==> flow/design.v <==
module lfsr(
    input logic clk,
    input logic rst_n,
    input logic start,
    input logic stop,
    input logic [1:0] mode,
    output logic [10:0] lfsr_out
);
logic [3:0] size;
always_comb begin
    case (mode)
        2'b00: size = 8;
        2'b01: size = 9;
        2'b10: size = 10;
        2'b11: size = 11;
        default: size = 0;  
    endcase
end
logic [10:0] state, next_state;
function automatic logic feedback(input logic [10:0] s, input int size_n);
    case (size_n)
        8: feedback = s[7] ^ s[5] ^ s[4] ^ s[3];
        9: feedback = s[8] ^ s[4];
        10: feedback = s[9] ^ s[6];
        11: feedback = s[10] ^ s[8];
        default: feedback = 1'b0;
    endcase
endfunction
always_comb begin
    next_state = 0;  
    case (size)
        8: next_state[7:0] = {state[6:0], feedback(state, size)};
        9: next_state[8:0] = {state[7:0], feedback(state, size)};
        10: next_state[9:0] = {state[8:0], feedback(state, size)};
        11: next_state[10:0] = {state[9:0], feedback(state, size)};
        default: next_state = state;
    endcase
end
logic run;
always_ff @(posedge clk or negedge rst_n) begin
    if (!rst_n) begin
        state <= '0;
        run   <= 1'b0;
    end else begin
        if (start && !stop) begin
            run   <= 1'b1;
            state <= 11'b00000000001;   
        end else if (run && !stop) begin
            state <= next_state;
        end
    end
end
assign lfsr_out = state;
endmodule
### Step by step through the tools: lfsr

What the tools print for lfsr, step after step.
Line numbers count from 1 in the design file above.
Library cell names are shortened.
Not given: --

* top module: lfsr
* clock input: clk
* standard-cell library: sky130hd
* corner: tt_025C_1v80

### Word-level counts

Counts by Yosys on the flattened word-level netlist (proc, flatten, opt, wreduce; memories kept). Register bits leave out memories and registers merged into their read ports (data or address). Print and check cells are left out. Cells with the same type and inputs are merged into one.

* equality and inequality tests: 7
* mux-type cells: 7
* bitwise logic cells: 6
* reduce/logical cells: 17

Operators with widths (number)
* 8-bit parallel mux with 4-bit select: 1
* 11-bit 2-to-1 mux: 2
* 4-bit equality test with constant B: 4
* 4-bit parallel mux with 4-bit select: 1
* 3-bit nonzero test: 3
* 2-bit AND reduction: 4
* 1-bit XOR: 6
* 3-bit OR reduction: 2
* 1-bit parallel mux with 2-bit select: 3
* 5-bit nonzero test: 1
* 2-bit equality test with constant B: 2
* 2-bit OR reduction: 2
* 1-bit logical AND: 2
* 2-bit by 1-bit equality test with 1-bit output with constant B: 1
* 2-bit zero test: 1
* 2-bit nonzero test: 1
* 1-bit zero test: 1

* register bits after elaboration: 12
* bits of input ports: 6
* output and inout port bits: 11
* cells after elaboration: 42

### Depth

Longest topological path by Yosys (ltp), each cell counted once; first at word level (registers and memories cut), then after technology mapping (sequential cells cut; the memories' decode and read muxes count).

* word-level depth: 7
* ABC_AREA: 0
* depth in mapped cells: 7
* depth with buffers taken out: 6

### Netlist

The flow's flattened synthesis, as Yosys stat reports it; memories are mapped. The netlist is that of the ABC_AREA named above (0 if unset); the other value can give another one.
Totals and module areas in this step are rounded.

Cell types
* dfrtp_1: number 12, total area 300.288 µm²
* ha_1: number 6, total area 75.072 µm²
* nand2_1: number 15, total area 56.304 µm²
* o21ai_0: number 7, total area 35.034 µm²
* xor2_1: number 4, total area 35.034 µm²
* a32o_1: number 2, total area 20.019 µm²
* nand2b_1: number 2, total area 12.512 µm²
* nand4_1: number 2, total area 12.512 µm²
* buf_6: number 1, total area 11.261 µm²
* inv_1: number 3, total area 11.261 µm²
* nor2_1: number 3, total area 11.261 µm²
* or4_4: number 1, total area 11.261 µm²
* a21oi_1: number 2, total area 10.01 µm²
* mux2i_1: number 1, total area 10.01 µm²
* o211a_1: number 1, total area 10.01 µm²
* o2111ai_1: number 1, total area 8.758 µm²
* or2_4: number 1, total area 8.758 µm²
* xnor2_1: number 1, total area 8.758 µm²

Not listed: further types 6, cells in them 6.

* standard cells after synthesis: 71
* synthesis area: 683 µm²
* area of sequential cells: 300 µm²
* mapped flip-flops: 12
* buffers: 2

### Path before layout

Source: OpenSTA report_checks on the synthesized netlist (no wires, ideal clock, input and output delay 20% of the period each), path of least setup slack; recovery checks are left aside. Register names are those of the netlist, which keeps one name where synthesis merged equal registers.

* path kind: input -> register
* start: input mode[0]
* end: register state[9]
* clock period: 2.61 ns
* external input delay: 0.522 ns
* library setup time: 0.065 ns
* time at the first pin: 0.522 ns
* arrival: 1.576 ns
* data required time: 2.545 ns
* setup slack: 0.968 ns
* delay of the path: 1.119 ns
* stages: 6
* path buffers: 0
* synthesis period reached: 1.642 ns

"delay of the path" is the arrival time less input delay plus setup time.
"stages" counts driving pins, that of a launching flip-flop among them; a cell with two outputs on the path counts twice.
"synthesis period reached" = period - worst setup slack (recovery checks aside). The figure is calculated, with input and output delays left at 20% of the set period.
Between the ends stands the longest chain of elaborated cells between them, by number of cells; it is not shown to be the way that was timed. Of several equally long chains one is given.
Each line given opens the expression or statement behind the cell; cells for indexed reads and writes are added by Yosys, which also makes memories of some case tables.
At most two assigning lines are given for a register; there are more.

* cells stage by stage: inv_1 ha_1 or4_4 a21oi_1 o21ai_1 nand2_1
* cells in the longest elaborated chain: 7
* elaborated cells on any way between the ends: 16
* classes of those cells: eq/ne (7); mux (4); reduce/logical (5)

Ends and longest elaborated chain, after synthesis
* start: declaration: line 6 `input logic [1:0] mode,`
* 2-bit equality test: line 11 `case (mode)`
* 4-bit parallel mux with 4-bit select: line 11
* 4-bit equality test: line 31 `case (size)`
* 2-bit OR reduction
* 1-bit parallel mux with 2-bit select: line 31
* 11-bit 2-to-1 mux: line 48 `end else if (run && !stop) begin`
* 11-bit 2-to-1 mux: line 45 `if (start && !stop) begin`
* end: assignment: line 47 `state <= 11'b00000000001;`
* end: assignment: line 49 `state <= next_state;`
* end: declaration: line 19 `logic [10:0] state, next_state;`

### Worst path after layout

Path of least setup slack in the final report of flow run A (OpenROAD, finished layout, wires in). Where an end is a register, its clock arrival counts in the times.

* path kind: input -> register
* start: input mode[0]
* end: register state[9]
* clock period: 2.52 ns
* external input delay: 0.50 ns
* library setup time: 0.06 ns
* time at the first pin: 0.50 ns
* arrival: 2.23 ns
* data required time: 2.73 ns
* setup slack: 0.50 ns
* stages: 7
* path buffers: 1

Between the ends stands the longest chain of elaborated cells between them, by number of cells; it is not shown to be the way that was timed. Of several equally long chains one is given.
At most two assigning lines are given for a register; there are more.

* cells stage by stage: clkdlybuf4s50_1 inv_1 ha_1 or4_4 a21oi_1 o21ai_1 nand2_1
* cells in the longest elaborated chain: 7
* elaborated cells on any way between the ends: 16
* classes of those cells: eq/ne (7); mux (4); reduce/logical (5)

Ends and longest elaborated chain, after layout
* start: declaration: line 6 `input logic [1:0] mode,`
* 2-bit equality test: line 11 `case (mode)`
* 4-bit parallel mux with 4-bit select: line 11
* 4-bit equality test: line 31 `case (size)`
* 2-bit OR reduction
* 1-bit parallel mux with 2-bit select: line 31
* 11-bit 2-to-1 mux: line 48 `end else if (run && !stop) begin`
* 11-bit 2-to-1 mux: line 45 `if (start && !stop) begin`
* end: assignment: line 47 `state <= 11'b00000000001;`
* end: assignment: line 49 `state <= next_state;`
* end: declaration: line 19 `logic [10:0] state, next_state;`

Lab notebook: lfsr

Stored flow runs of lfsr (2 of them; Yosys, OpenROAD, sky130hd). They differ in their settings and are not a sequence. Constraints: input delay and output delay 20% of the set period each, output load 0.01 pF.
"total power after layout": no workload was simulated; the value follows from the tool's default switching activity.
The results are shown rounded.

### Flow run A

Settings: `period_ns=2.52`, `CORE_UTILIZATION=28`, `PLACE_DENSITY_LB_ADDON=0.07`, `GPL_TIMING_DRIVEN=1`, `GPL_ROUTABILITY_DRIVEN=0`, `CTS_CLUSTER_SIZE=48`, `CTS_CLUSTER_DIAMETER=211`, `MIN_ROUTING_LAYER=met2`, `CAP_MARGIN=20`, `CORE_MARGIN=2`, `SLEW_MARGIN=20`

- Standard-cell area of the final layout: 900 µm²
- Setup slack of the critical path: 0.504 ns
- Die size: 2850 µm²
- Chip area in the Yosys report: 683 µm²
- Utilization: 39.9 %
- Total power after layout: 0.529 mW

### Flow run B

Settings: `period_ns=0.923`, `CORE_UTILIZATION=33`, `PLACE_DENSITY=0.36`, `CELL_PAD_IN_SITES_GLOBAL_PLACEMENT=1`, `ABC_AREA=0`, `GPL_TIMING_DRIVEN=1`, `CTS_CLUSTER_SIZE=61`, `CTS_CLUSTER_DIAMETER=231`, `CAP_MARGIN=0`, `MIN_ROUTING_LAYER=met1`, `CORE_MARGIN=2`, `SLEW_MARGIN=20`

- Standard-cell area of the final layout: 1250 µm²
- Setup slack of the critical path: -0.267 ns
- Die size: 2450 µm²
- Chip area in the Yosys report: 683 µm²
- Utilization: 63.6 %
- Total power after layout: 1.58 mW
