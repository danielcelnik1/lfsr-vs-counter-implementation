==> flow/design.v <==
module counter(
    input logic clk,
    input logic rst_n,
    input logic start,
    input logic stop,
    input logic [1:0] mode,
    output logic [10:0] counter_out
);
logic [3:0] size;
always_comb begin
    case (mode)
        2'b00: size = 8;
        2'b01: size = 9;
        2'b10: size = 10;
        2'b11: size = 11;
        default: size = 0;  
    endcase
end
logic [10:0] state, next_state;
always_comb begin
    next_state = '0;
    unique case (size)
        8:  next_state[7:0]   = state[7:0]   + 8'd1;
        9:  next_state[8:0]   = state[8:0]   + 9'd1;
        10: next_state[9:0]   = state[9:0]   + 10'd1;
        11: next_state[10:0]  = state[10:0]  + 11'd1;
        default: next_state   = state;
    endcase
end
logic run;
always_ff @(posedge clk or negedge rst_n) begin
    if (!rst_n) begin
        state <= '0;
        run   <= 1'b0;
    end else begin
        if (start && !stop) begin
            run   <= 1'b1;
            state <= 11'b00000000000; 
        end else if (run && !stop) begin
            state <= next_state;
        end
    end
end
assign counter_out = state;
endmodule
* Step by step through the tools: counter
What the tools print for counter, step after step. Lines are those of the file above, counted from 1. Operators: Yosys type, input widths -> output width; for muxes data width and select width s. Library cell names are shortened. The mark - stands for no value.
Inputs: design top counter, clock clk, library sky130hd, library corner tt_025C_1v80

* Elaborated design
Yosys after proc, flatten, opt, wreduce and memory -nomap, before mapping. Memory bits, and registers merged into a memory's read port (data or address), are not among the register bits. Print and check cells are not counted. Equal cells are merged and count once.
Word-level totals: bits in registers 12, input port bits 6, output and inout port bits 11, elaborated cells 35
Operators by class: add/sub/neg operators 4, equality and inequality tests 7, mux-type cells 7, reductions and logical operators 13
Operators with widths (count):
- $pmux 8 s4 | 1
- $mux 11 | 2
- $eq 4x4->1 const B | 4
- $pmux 4 s4 | 1
- $add 11x1->11 const B | 1
- $add 10x1->10 const B | 1
- $add 9x1->9 const B | 1
- $add 8x1->8 const B | 1
- $reduce_and 2->1 | 3
- $reduce_bool 5->1 | 1
- $eq 2x2->1 const B | 2
- $reduce_bool 4->1 | 1
- $pmux 1 s4 | 1
- $reduce_bool 3->1 | 1
- $reduce_or 3->1 | 1
- $pmux 1 s3 | 1
- $logic_and 1x1->1 | 2
- $eq 2x1->1 const B | 1
- $logic_not 2->1 | 1
- $reduce_bool 2->1 | 1
- $reduce_or 2->1 | 1
- $pmux 1 s2 | 1
- $logic_not 1->1 | 1

* Depth
Depth = most cells in a row (Yosys ltp): at word level without a register or memory, in the mapped netlist without a sequential cell, where the memories' decode and read muxes count.
Depth: depth after elaboration 7, ABC_AREA 0, depth in mapped cells 6, depth with buffers taken out 6

* Synthesis result
Source: synth_stat.txt of the flow (Yosys; design flattened, memories mapped). It holds for the ABC_AREA given above (unset counts as 0); a run with the other value may have another netlist. The area totals of this step are shown rounded.
Cell types:
- dfrtp_1 | count 12, area in all 300.288 µm²
- ha_1 | count 6, area in all 75.072 µm²
- a21oi_1 | count 8, area in all 40.038 µm²
- a31oi_1 | count 5, area in all 31.28 µm²
- nand3_1 | count 5, area in all 25.024 µm²
- nor3_1 | count 5, area in all 25.024 µm²
- nor2_1 | count 6, area in all 22.522 µm²
- nor4_4 | count 1, area in all 21.27 µm²
- and3_1 | count 3, area in all 18.768 µm²
- nand2_1 | count 5, area in all 18.768 µm²
- a22o_1 | count 2, area in all 17.517 µm²
- a41oi_1 | count 2, area in all 17.517 µm²
- nor3_4 | count 1, area in all 16.266 µm²
- o41ai_2 | count 1, area in all 16.266 µm²
- nand4_1 | count 2, area in all 12.512 µm²
- or3_1 | count 2, area in all 12.512 µm²
- inv_1 | count 3, area in all 11.261 µm²
- mux2_2 | count 1, area in all 11.261 µm²
Not listed: further types 14, cells in them 17.
Mapped netlist: mapped cells 87, mapped area 0.000812 mm², sequential part of the area 0.0003 mm², mapped flip-flops 12

* Timing after synthesis
Path of least setup slack by OpenSTA after synthesis, without wires, with an ideal clock, recovery checks aside; 20% of the period is set as input and as output delay. Where synthesis merged equal registers, the netlist keeps one of their names.
Timing post-synthesis: path kind input port to flip-flop, from in mode[0], to reg state[8], period 1.64 ns, external input delay 0.328 ns, setup time 0.121 ns, launch time at the first pin 0.328 ns, arrival time 1.412 ns, setup slack 0.107 ns, path delay 1.205 ns, driving pins on the path 5, path buffers 0, synthesis period reached 1.533 ns
"path delay" = arrival - input delay + setup time. "driving pins on the path" counts driving pins, that of a launching flip-flop among them; a cell with two outputs on the path counts twice. "synthesis period reached" = period - worst setup slack (recovery checks aside). The figure is calculated, with input and output delays left at 20% of the set period. Between the ends stands the longest chain of elaborated cells between them, by number of cells; it is not shown to be the way that was timed. Of several equally long chains one is given. Each line given opens the expression or statement behind the cell; cells for indexed reads and writes are added by Yosys, which also makes memories of some case tables. At most two assigning lines are given for a register; there are more.
Between the ends, post-synthesis: cell sequence ha_1 o31a_1 o21bai_2 o41ai_2 a22o_1, length of the longest elaborated chain 6, elaborated cells on any way between the ends 14, classes of those cells eq/ne (7); mux (4); reduce/logical (3)
Ends and longest elaborated chain, post-synthesis:
- start, declared | RTL line 6 | input logic [1:0] mode,
- $eq 2x2->1 | RTL line 11 | case (mode)
- $pmux 4 s4 | RTL line 11
- $eq 4x4->1 | RTL line 22 | unique case (size)
- $pmux 1 s4 | RTL line 22
- $mux 11 | RTL line 39 | end else if (run && !stop) begin
- $mux 11 | RTL line 36 | if (start && !stop) begin
- end, assigned | RTL line 38 | state <= 11'b00000000000;
- end, assigned | RTL line 40 | state <= next_state;
- end, declared | RTL line 19 | logic [10:0] state, next_state;

* Worst path after layout
Path of least setup slack in the final report of run 1 (OpenROAD, finished layout, wires in). Where an end is a register, its clock arrival counts in the times.
Timing post-layout: path kind flip-flop to flip-flop, from reg run, to reg state[6], period 1.41 ns, setup time 0.08 ns, launch time at the first pin 0.28 ns, arrival time 1.60 ns, setup slack 0.01 ns, driving pins on the path 5, path buffers 0
Between the ends stands the longest chain of elaborated cells between them, by number of cells; it is not shown to be the way that was timed. Of several equally long chains one is given. At most two assigning lines are given for a register; there are more.
Between the ends, post-layout: cell sequence dfrtp_1 or3b_4 nor3_4 a41oi_2 a31oi_1, length of the longest elaborated chain 3, elaborated cells on any way between the ends 5, classes of those cells mux (2); reduce/logical (3)
Ends and longest elaborated chain, post-layout:
- start, declared | RTL line 30 | logic run;
- start, assigned | RTL line 34 | run   <= 1'b0;
- start, assigned | RTL line 37 | run   <= 1'b1;
- $logic_and 1x1->1 | RTL line 39 | end else if (run && !stop) begin
- $mux 11 | RTL line 39
- $mux 11 | RTL line 36 | if (start && !stop) begin
- end, assigned | RTL line 38 | state <= 11'b00000000000;
- end, assigned | RTL line 40 | state <= next_state;
- end, declared | RTL line 19 | logic [10:0] state, next_state;

Wiki page: counter / flow data

Below are 2 stored runs of the flow (Yosys, OpenROAD; platform sky130hd) on counter, each with its settings and what was measured, unordered. Constraints: input delay and output delay 20% of the set period each, output load 0.01 pF.
"clock period reached" means the clock period less the worst setup slack. The figure is calculated, with input and output delays left at 20% of the set period.
By "critical path time" is meant the share of the clock period that the worst setup path is allowed (20% is reserved at inputs, 20% at outputs), minus its slack. Clock arrival times at its registers enter into it.
By "power" is meant OpenSTA's value without simulated activity: inputs other than the clock are taken to toggle once in ten clock periods, and the tool carries that through the logic.
The results are shown rounded.

* Run 1 | settings: period_ns 1.41; CORE_UTILIZATION 31; PLACE_DENSITY_LB_ADDON 0.28; CAP_MARGIN 30; SLEW_MARGIN 20; CORE_MARGIN 2 | results: critical path time 1.40 ns; worst setup path type flip-flop to flip-flop; worst setup slack after layout 0.008 ns; overall die area 0.00304 mm²; synthesized cell area 0.000812 mm²; clock period reached 1.402 ns; area of the standard cells in the finished layout 0.00127 mm²; power 0.930 mW; final design utilization 51.2 %
* Run 2 | settings: period_ns 1.07; CORE_UTILIZATION 58; SETUP_SLACK_MARGIN 0.27; PLACE_DENSITY_LB_ADDON 0.28; CORE_MARGIN 6; CELL_PAD_IN_SITES_GLOBAL_PLACEMENT 0; CELL_PAD_IN_SITES_DETAIL_PLACEMENT 2; ABC_AREA 1; GPL_TIMING_DRIVEN 0; CTS_CLUSTER_SIZE 43; MAX_ROUTING_LAYER met4; CAP_MARGIN 20; SLEW_MARGIN 20 | no results, placement failed with DPL-0033
